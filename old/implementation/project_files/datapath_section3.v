==> flow/design.v <==
`timescale 1ns / 1ps
module add_one(
	input [15:0] sel0,
	input [15:0] sel1,
	output reg [15:0] out);
	always @(*)
		out = sel0 + sel1;
endmodule
`timescale 1ns / 1ps
module datapath_section3(
    	 input [15:0] sub,
   	 input [15:0] two,
	 input [15:0] one,
   	 input CTRL3,
	 input CTRL4,
	 input CTRL5,
	 input CTRL8,
	 input CTRL9,
	 input CLK,
   	 output wire [15:0] a1out,
	 output wire [15:0] mout);
	 wire [15:0] A;
	 wire [15:0] B;
	 wire [15:0] C;
	 wire [15:0] D;
	 wire [15:0] E;
	 wire [15:0] F;
	 mux32x1x16 mux_1 (
     	        .mux_input0(E),
		.mux_input1(two),
		.selector(CTRL3),
     	        .mux_output(B));
	 mux32x1x16 mux_2 (
      		.mux_input0(sub),
		.mux_input1(B),
		.selector(CTRL4),
     	        .mux_output(C));
	 register reg_a1 (
		.in(C),
		.CLK(CLK),
		.write_enabled(CTRL8),
		.out(D));
	 add_one add_one (
      		.sel0(F),
		.sel1(one),
      		.out(A));
	register reg_hold_m (
	 	.in(A),
	 	.CLK(CLK),
	 	.write_enabled(CTRL5),
	 	.out(E));
	register reg_m (
	 	.in(B),
	 	.CLK(CLK),
	 	.write_enabled(CTRL9),
	 	.out(F));
	 assign a1out = D;
	 assign mout = F;
endmodule
`timescale 1ns / 1ps
module mux32x1x16(
	 input [15:0] mux_input0,
    	 input [15:0] mux_input1,
    	 input selector,
    	 output reg [15:0] mux_output);
	always @ (mux_input0 or mux_input1 or selector)
		begin
				case(selector)
					0:
						begin
							 mux_output = mux_input0;
						end
					1:
						begin
							 mux_output = mux_input1;
						end
				endcase
			end
endmodule
`timescale 1ns / 1ps
module register(
	input [15:0] in,
	input CLK,
	input write_enabled,
	output reg[15:0] out);
	always @ (posedge(CLK)) begin
		if (write_enabled)
			begin  
				out <= in;
			end
		end
endmodule
* From RTL to reports: datapath_section3
What the tools print for datapath_section3, step after step. Line numbers count from 1 in the design file above. Library cell names are shortened. A cell with -- has no value.
Set-up: top module datapath_section3, clock port CLK, cell library sky130hd, library corner tt_025C_1v80

* Word level
Counts by Yosys on the flattened word-level netlist (proc, flatten, opt, wreduce; memories kept). Register bits leave out memories and registers merged into their read ports (data or address). Print and check cells are left out. Cells with the same type and inputs are merged into one.
Storage and ports: elaborated cells 8, flip-flop bits (word level) 48
Cells by class: mux-type cells 2, add/sub/neg operators 1, bitwise operators 2
Operator list (count):
- case mux 16 bit (select 2 bit) | 2
- adder 16 bit | 1
- NOT 1 bit | 2

* Logic depth
Longest topological path by Yosys (ltp), each cell counted once; first at word level (registers and memories cut), then after technology mapping (sequential cells cut; the memories' decode and read muxes count).
Depth: word-level depth 3, ABC_AREA 0, gate-level depth with buffers 7, mapped depth without buffers 7

* Mapped cells and area
The flow's flattened synthesis, as Yosys stat reports it; memories are mapped. The netlist is that of the ABC_AREA named above (0 if unset); the other value can give another one. Totals and module areas in this step are rounded.
Cell types:
- edfxtp_1 | count 48, total area 1.44E+03 um^2
- mux2_2 | count 32, total area 360.346 um^2
- ha_1 | count 15, total area 187.68 um^2
- xnor2_1 | count 10, total area 87.584 um^2
- a21oi_1 | count 16, total area 80.077 um^2
- xor2_1 | count 5, total area 43.792 um^2
- nand3_1 | count 6, total area 30.029 um^2
- o21ai_0 | count 6, total area 30.029 um^2
- nand2_1 | count 7, total area 26.275 um^2
- o211ai_1 | count 3, total area 22.522 um^2
- fa_1 | count 1, total area 20.019 um^2
- nor2_1 | count 5, total area 18.768 um^2
- o41ai_2 | count 1, total area 16.266 um^2
- a21o_1 | count 2, total area 15.014 um^2
- a311oi_2 | count 1, total area 15.014 um^2
- clkbuf_1 | count 4, total area 15.014 um^2
- o21bai_1 | count 2, total area 15.014 um^2
- a211oi_2 | count 1, total area 12.512 um^2
Other cell types: 16; their cells: 19.
Synthesis totals: sequential area 0.00144 mm^2, standard cells after synthesis 184, mapped area 0.00256 mm^2, mapped flip-flops 48
The figures by module come from a second, unflattened synthesis with its own total; it is not the netlist above.
Second synthesis, totals: cells (unflattened synthesis) 191, area total of the unflattened synthesis 0.00279 mm^2
Rows give one instance, submodules left out.
Modules:
- register | instances 3, cells 16, area 0.00048 mm^2
- add_one | instances 1, cells 107, area 0.000853 mm^2
- mux32x1x16 | instances 2, cells 18, area 0.000249 mm^2
- datapath_section3 | instances 1, cells 0, area 0 mm^2

* Timing after synthesis
OpenSTA on the mapped netlist: ideal clock, no wires. The path of least setup slack (recovery checks aside). Input and output delay are each 20% of the period. Register names are those of the netlist, which keeps one name where synthesis merged equal registers.
Timing post-synthesis: path kind input port to flip-flop, start point input port one[0], end point register reg_hold_m.out[10], setup time 0.266 ns, slack 0.576 ns, input delay 0.608 ns, clock period 3.04 ns, data arrival time 2.198 ns, required time 2.774 ns, driving pins on the path 7, path delay 1.856 ns, period reached after synthesis 2.464 ns
"path delay" = arrival - input delay + setup time. "driving pins on the path" counts driving pins, that of a launching flip-flop among them; a cell with two outputs on the path counts twice. "period reached after synthesis" = period - worst setup slack (recovery checks aside). The figure is calculated, with input and output delays left at 20% of the set period. The rows between start and end are the longest chain of elaborated cells between them; the timing report does not say that the signal goes this way. Where chains are equally long, one stands for them. Each line given opens the expression or statement behind the cell; cells for indexed reads and writes are added by Yosys, which also makes memories of some case tables.
On the way, post-synthesis: path through ha_1 fa_1 a21o_2 a311oi_2 o21ai_1 a311oi_1 nor3_1, length of the longest elaborated chain 1, elaborated cells between the ends (all ways) 1, source lines of those cells 1
RTL lines, path post-synthesis:
- start: declaration | RTL line 13 | input [15:0] one,
- adder 16 bit | RTL line 7 | out = sel0 + sel1;
- end: assignment | RTL line 89 | out <= in;
- end: declaration | RTL line 85 | output reg[15:0] out);

* Worst path after layout
From the final timing report of job 1: the path of least setup slack in the routed layout; clock arrival at registers is part of the times.
Timing post-layout: path kind flip-flop to flip-flop, start point register reg_m.out[0], end point register reg_hold_m.out[10], setup time 0.25 ns, slack 0.09 ns, data arrival time 2.29 ns, clock period 2.34 ns, required time 2.38 ns, driving pins on the path 8
The rows between start and end are the longest chain of elaborated cells between them; the timing report does not say that the signal goes this way. Where chains are equally long, one stands for them.
On the way, post-layout: path through edfxtp_1 ha_4 fa_2 a21o_4 a311oi_4 o21ai_2 a311oi_1 nor3_1, length of the longest elaborated chain 1, elaborated cells between the ends (all ways) 1, source lines of those cells 1
RTL lines, path post-layout:
- start: declaration | RTL line 85 | output reg[15:0] out);
- start: assignment | RTL line 89 | out <= in;
- adder 16 bit | RTL line 7 | out = sel0 + sel1;
- end: assignment | RTL line 89
- end: declaration | RTL line 85

Hand-over note for datapath_section3

Design datapath_section3 on sky130hd. What follows are 2 stored runs of the flow, each under its own settings; their order means nothing. The constraints put input and output delay at 20% of the set period each and load the outputs with 0.01 pF.
"achieved period" means the clock period less the worst setup slack. The figure is calculated, with input and output delays left at 20% of the set period.
"allowed time less slack (worst setup path)" is the time allowed to the run's worst setup path (the clock period less input and output delay, where it has them) less its slack. Clock arrival times count: a late capture clock shortens it, a late launch clock lengthens it.
"total power of the final layout" is the tool's figure for a default switching activity; nothing was simulated.
Results are given in rounded form.

* Job 1 | settings: period_ns 2.34; CORE_UTILIZATION 17; SETUP_SLACK_MARGIN 0.44; PLACE_DENSITY_LB_ADDON 0.09; HOLD_SLACK_MARGIN 0.12; CORE_ASPECT_RATIO 0.65; CORE_MARGIN 4; TNS_END_PERCENT 25; GPL_TIMING_DRIVEN 1; CAP_MARGIN 35; SLEW_MARGIN 25; MIN_ROUTING_LAYER met1; MAX_ROUTING_LAYER met4 | results: lowest setup slack 0.090 ns; standard-cell area after layout 0.00428 mm^2; total power of the final layout 0.00273 W; allowed time less slack (worst setup path) 2.25 ns; critical path type flip-flop to flip-flop; total negative slack 0.000 ns; achieved period 2.250 ns; final design utilization 29.6%; netlist area reported by Yosys 0.00256 mm^2; lowest hold slack 0.585 ns; full die area 0.0171 mm^2
* Job 2 | settings: period_ns 2.55; CORE_UTILIZATION 43; PLACE_DENSITY_LB_ADDON 0.0; CELL_PAD_IN_SITES_GLOBAL_PLACEMENT 0; CTS_CLUSTER_SIZE 70; CAP_MARGIN 25; SLEW_MARGIN 25; CORE_MARGIN 2 | results: lowest setup slack 0.134 ns; standard-cell area after layout 0.00376 mm^2; total power of the final layout 0.00213 W; allowed time less slack (worst setup path) 1.91 ns; critical path type input port to flip-flop; total negative slack 0.000 ns; achieved period 2.416 ns; final design utilization 64.7%; netlist area reported by Yosys 0.00256 mm^2; lowest hold slack 0.546 ns; full die area 0.00658 mm^2

End of note.
